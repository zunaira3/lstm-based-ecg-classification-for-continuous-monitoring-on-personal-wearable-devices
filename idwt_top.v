==> flow/design.v <==
module hpr (
    input clk,
    input clk_enable,
    input reset,
    input signed [15:0] in,
    output signed [15:0] out
);
    reg signed [15:0] r;
    always @(posedge clk or posedge reset) begin
        if (reset) r <= 0;
        else if (clk_enable) r <= in;
    end
    assign out = r;
endmodule
module idwt_top (
    input clk,
    input clk_enable,
    input reset,
    input signed [15:0] D1, D2, D3, D4,
    output signed [15:0] reconstructed_out
);
    wire signed [15:0] f_r, g_r, f_g_r, g_g_r, f_g_g_r, g_g_g_r;
    upsample up1(.clk(clk), .clk_enable(clk_enable), .reset(reset), .g_in(D4), .f_in(D3), .g_out(), .f_out(), .clk_out());
    hpr hpr1(.clk(clk), .clk_enable(clk_enable), .reset(reset), .in(D3), .out(f_r));
    lpr lpr1(.clk(clk), .clk_enable(clk_enable), .reset(reset), .in(D4), .out(g_r));
    assign reconstructed_out = f_r + g_r;  
endmodule
module lpr (
    input clk,
    input clk_enable,
    input reset,
    input signed [15:0] in,
    output signed [15:0] out
);
    reg signed [15:0] r;
    always @(posedge clk or posedge reset) begin
        if (reset) r <= 0;
        else if (clk_enable) r <= in;
    end
    assign out = r;
endmodule
module upsample (
    input clk,
    input clk_enable,
    input reset,
    input signed [15:0] g_in,
    input signed [15:0] f_in,
    output reg signed [15:0] g_out,
    output reg signed [15:0] f_out,
    output reg clk_out
);
    always @(posedge clk or posedge reset) begin
        if (reset) begin
            g_out <= 0;
            f_out <= 0;
            clk_out <= 0;
        end else if (clk_enable) begin
            g_out <= g_in;  
            f_out <= f_in;
            clk_out <= 1;
        end
    end
endmodule
== Step by step through the tools: idwt_top ==
The steps from the RTL of idwt_top to its reports follow in flow order.
Lines are those of the file above, counted from 1.
Operators: Yosys type, input widths -> output width; for muxes data width and select width s.
Library cell names are shortened.
A cell with -- has no value.

* Top module: idwt_top
* Clock port: clk
* Standard-cell library: sky130hd
* Corner: tt_025C_1v80

== After elaboration ==
Source: Yosys, flattened and elaborated, memories not mapped. Widths are those after wreduce; folded enables and synchronous resets count as part of the registers. Registers that Yosys merges into a memory's read port (data or address) are not register bits. Print and check cells do not count. Equal cells are merged and count once.

* Input bits: 67
* Register bits: 32
* Elaborated cells: 3

* $add $sub $neg: 1

{| class="wikitable"
|+ Operators by type and width
! kind !! number
|-
| $add 16x16->16 || 1
|}

== Longest topological paths ==
Yosys ltp: most cells in a row. Word level: on the elaborated netlist, between registers, memories and ports. Mapped: between sequential cells and ports; inverters and the memories' decode and read muxes count.

* Word-level depth: 1
* ABC_AREA: 0
* Gate-level depth with buffers: 7
* Depth with buffers taken out: 7

== Synthesis result ==
Yosys stat after the flow's synthesis: flattened, memories mapped to cells. It holds for the ABC_AREA given above (unset counts as 0); a run with the other value may have another netlist.

{| class="wikitable"
|+ Cells by type
! type !! number !! total area (sq um)
|-
| dfrtp_1 || 32 || 800.768
|-
| mux2_2 || 28 || 315.302
|-
| ha_1 || 15 || 187.68
|-
| xnor2_1 || 10 || 87.584
|-
| a21oi_1 || 17 || 85.082
|-
| mux2_1 || 4 || 45.043
|-
| xor2_1 || 5 || 43.792
|-
| nand2_1 || 8 || 30.029
|-
| o21ai_0 || 6 || 30.029
|-
| nand3_1 || 5 || 25.024
|-
| o211ai_1 || 3 || 22.522
|-
| fa_1 || 1 || 20.019
|-
| nor2_1 || 5 || 18.768
|-
| o41ai_2 || 1 || 16.266
|-
| a21o_1 || 2 || 15.014
|-
| a21o_4 || 1 || 15.014
|-
| a311oi_2 || 1 || 15.014
|-
| inv_1 || 4 || 15.014
|}

Other cell types: 16; their cells: 22.

* Flip-flops: 32
* Sequential part of the area: 800.8 sq um
* Synthesis area: 1,925.6 sq um
* Buffer cells: 5
* Cells in the netlist: 170

The figures by module come from a second, unflattened synthesis with its own total; it is not the netlist above.

* Cell total of the unflattened synthesis: 168
* Area (unflattened synthesis): 2,030.7 sq um

Each row is one instance without its submodules.

{| class="wikitable"
|+ By module
! module !! area (sq um) !! instances !! cells
|-
| idwt_top || 724.4 || 1 || 98
|-
| hpr || 653.1 || 1 || 35
|-
| lpr || 653.1 || 1 || 35
|}

== Timing after synthesis ==
OpenSTA on the mapped netlist: ideal clock, no wires. The path of least setup slack (recovery checks aside). Input and output delay are each 20% of the period. Register names are those of the netlist, which keeps one name where synthesis merged equal registers.

* Path type: register to output
* Start: register hpr1.r[0]
* End: output reconstructed_out[12]
* Data required time: 2,008 ps
* Buffers on the path: 0
* Stages: 8
* Period: 2,510 ps
* Arrival: 2,053 ps
* Slack: -45 ps
* Path delay: 2,053 ps
* Time at the first pin: 0 ps
* Synthesis period reached: 2,555 ps

"path delay" = arrival - input delay + setup time.
At an output port there is no setup time.
"stages": output pins that drive a net of the path, with the launching flip-flop's if there is one; two outputs of one cell count as two.
"synthesis period reached" = period - worst setup slack (recovery checks aside). The figure is calculated, with input and output delays left at 20% of the set period.
The rows between start and end are the longest chain of elaborated cells between them; the timing report does not say that the signal goes this way. Where chains are equally long, one stands for them.
A line is the first line of the expression or statement that the cell stems from. Yosys adds cells for indexed reads and writes and turns some case tables into memories.

* Cells stage by stage: dfrtp_1 ha_1 fa_1 a21o_4 a311oi_2 nor3_1 o41ai_2 xnor2_1
* Cells in the longest elaborated chain: 1

{| class="wikitable"
|+ Ends and longest elaborated chain, post-synthesis
! what !! line !! RTL
|-
| start, declared || 8 || <nowiki>reg signed [15:0] r;</nowiki>
|-
| start, assigned || 10 || <nowiki>if (reset) r <= 0;</nowiki>
|-
| start, assigned || 11 || <nowiki>else if (clk_enable) r <= in;</nowiki>
|-
| $add 16x16->16 || 26 || <nowiki>assign reconstructed_out = f_r + g_r;</nowiki>
|-
| end, declared || 20 || <nowiki>output signed [15:0] reconstructed_out</nowiki>
|}

== Worst path after layout ==
From the final timing report of record 1: the path of least setup slack in the routed layout; clock arrival at registers is part of the times.
The report prints the path's times to 10 ps; the period is as set.

* Path type: register to output
* Start: register hpr1.r[0]
* End: output reconstructed_out[12]
* Arrival: 2,540 ps
* Buffers on the path: 1
* Time at the first pin: 280 ps
* Slack: -100 ps
* Data required time: 2,440 ps
* Stages: 9
* Period: 3,050 ps

The rows between start and end are the longest chain of elaborated cells between them; the timing report does not say that the signal goes this way. Where chains are equally long, one stands for them.

* Cells stage by stage: dfrtp_1 ha_2 fa_2 a21o_4 a311oi_4 nor3_2 o41ai_2 xnor2_1 buf_2
* Cells in the longest elaborated chain: 1

{| class="wikitable"
|+ Ends and longest elaborated chain, after layout
! what !! line !! RTL
|-
| start, declared || 8 || <nowiki>reg signed [15:0] r;</nowiki>
|-
| start, assigned || 10 || <nowiki>if (reset) r <= 0;</nowiki>
|-
| start, assigned || 11 || <nowiki>else if (clk_enable) r <= in;</nowiki>
|-
| $add 16x16->16 || 26 || <nowiki>assign reconstructed_out = f_r + g_r;</nowiki>
|-
| end, declared || 20 || <nowiki>output signed [15:0] reconstructed_out</nowiki>
|}

FLOW RESULTS
============

idwt_top through Yosys and OpenROAD on sky130hd: 2 stored runs, unordered, with their settings and measured results. The constraints put input and output delay at 20% of the set period each and load the outputs with 0.01 pF.
"achieved clock period" means the clock period less the worst setup slack. The figure is calculated, with input and output delays left at 20% of the set period.
By "worst setup path time" is meant the share of the clock period that the worst setup path is allowed (20% is reserved at inputs, 20% at outputs), minus its slack. Clock arrival times at its registers enter into it.
By "power" is meant OpenSTA's value without simulated activity: inputs other than the clock are taken to toggle once in ten clock periods, and the tool carries that through the logic.
"worst setup path time" is given in steps of 10 ps.

Record 1
==> flow/run.sh <==
#!/bin/bash
# the make line also repeats the synthesis and layout settings of config.mk as NAME=value (left out here)
make -C /OpenROAD-flow-scripts/flow DESIGN_CONFIG=/design/flow/config.mk WORK_HOME=/design/flow/orfs CLKGATE_MAP_FILE= finish
==> flow/config.mk <==
export PLATFORM = sky130hd
export DESIGN_NAME = idwt_top
export DESIGN_NICKNAME = idwt_top
export VERILOG_FILES = /design/flow/design.v
export SDC_FILE = /design/flow/constraint.sdc
export NUM_CORES = 4
export LEC_CHECK = 0
export CAP_MARGIN = 20
export CORE_MARGIN = 2
export CORE_UTILIZATION = 40
export SLEW_MARGIN = 20
==> flow/constraint.sdc <==
create_clock -name core_clock -period 3.05 [get_ports {clk}]
set_input_delay 0.6100 -clock core_clock [delete_from_list [all_inputs] [get_ports {clk}]]
set_output_delay 0.6100 -clock core_clock [all_outputs]
set_load 0.01 [all_outputs]

==> results of record 1 <==
chip area after synthesis (Yosys): 1,925.6 sq um
die area: 5,384.6 sq um
standard-cell area of the final layout: 2,712.6 sq um
utilization: 57.8 %
worst setup slack after layout: -99 ps
total negative slack: -225 ps
worst hold slack: 500 ps
power: 1.511 mW
achieved clock period: 3,149 ps
worst setup path time: 2,540 ps
worst setup path kind: register to output

Record 2
==> flow/run.sh <==
#!/bin/bash
# the make line also repeats the synthesis and layout settings of config.mk as NAME=value (left out here)
make -C /OpenROAD-flow-scripts/flow DESIGN_CONFIG=/design/flow/config.mk WORK_HOME=/design/flow/orfs CLKGATE_MAP_FILE= finish
==> flow/config.mk <==
export PLATFORM = sky130hd
export DESIGN_NAME = idwt_top
export DESIGN_NICKNAME = idwt_top
export VERILOG_FILES = /design/flow/design.v
export SDC_FILE = /design/flow/constraint.sdc
export NUM_CORES = 4
export LEC_CHECK = 0
export CAP_MARGIN = 25
export CELL_PAD_IN_SITES_GLOBAL_PLACEMENT = 0
export CORE_MARGIN = 7
export CORE_UTILIZATION = 70
export GPL_ROUTABILITY_DRIVEN = 0
export PLACE_DENSITY_LB_ADDON = 0.08
export SLEW_MARGIN = 20
==> flow/constraint.sdc <==
create_clock -name core_clock -period 2.03 [get_ports {clk}]
set_input_delay 0.4060 -clock core_clock [delete_from_list [all_inputs] [get_ports {clk}]]
set_output_delay 0.4060 -clock core_clock [all_outputs]
set_load 0.01 [all_outputs]

==> results of record 2 <==
did not finish, placement stopped with FLW-0024
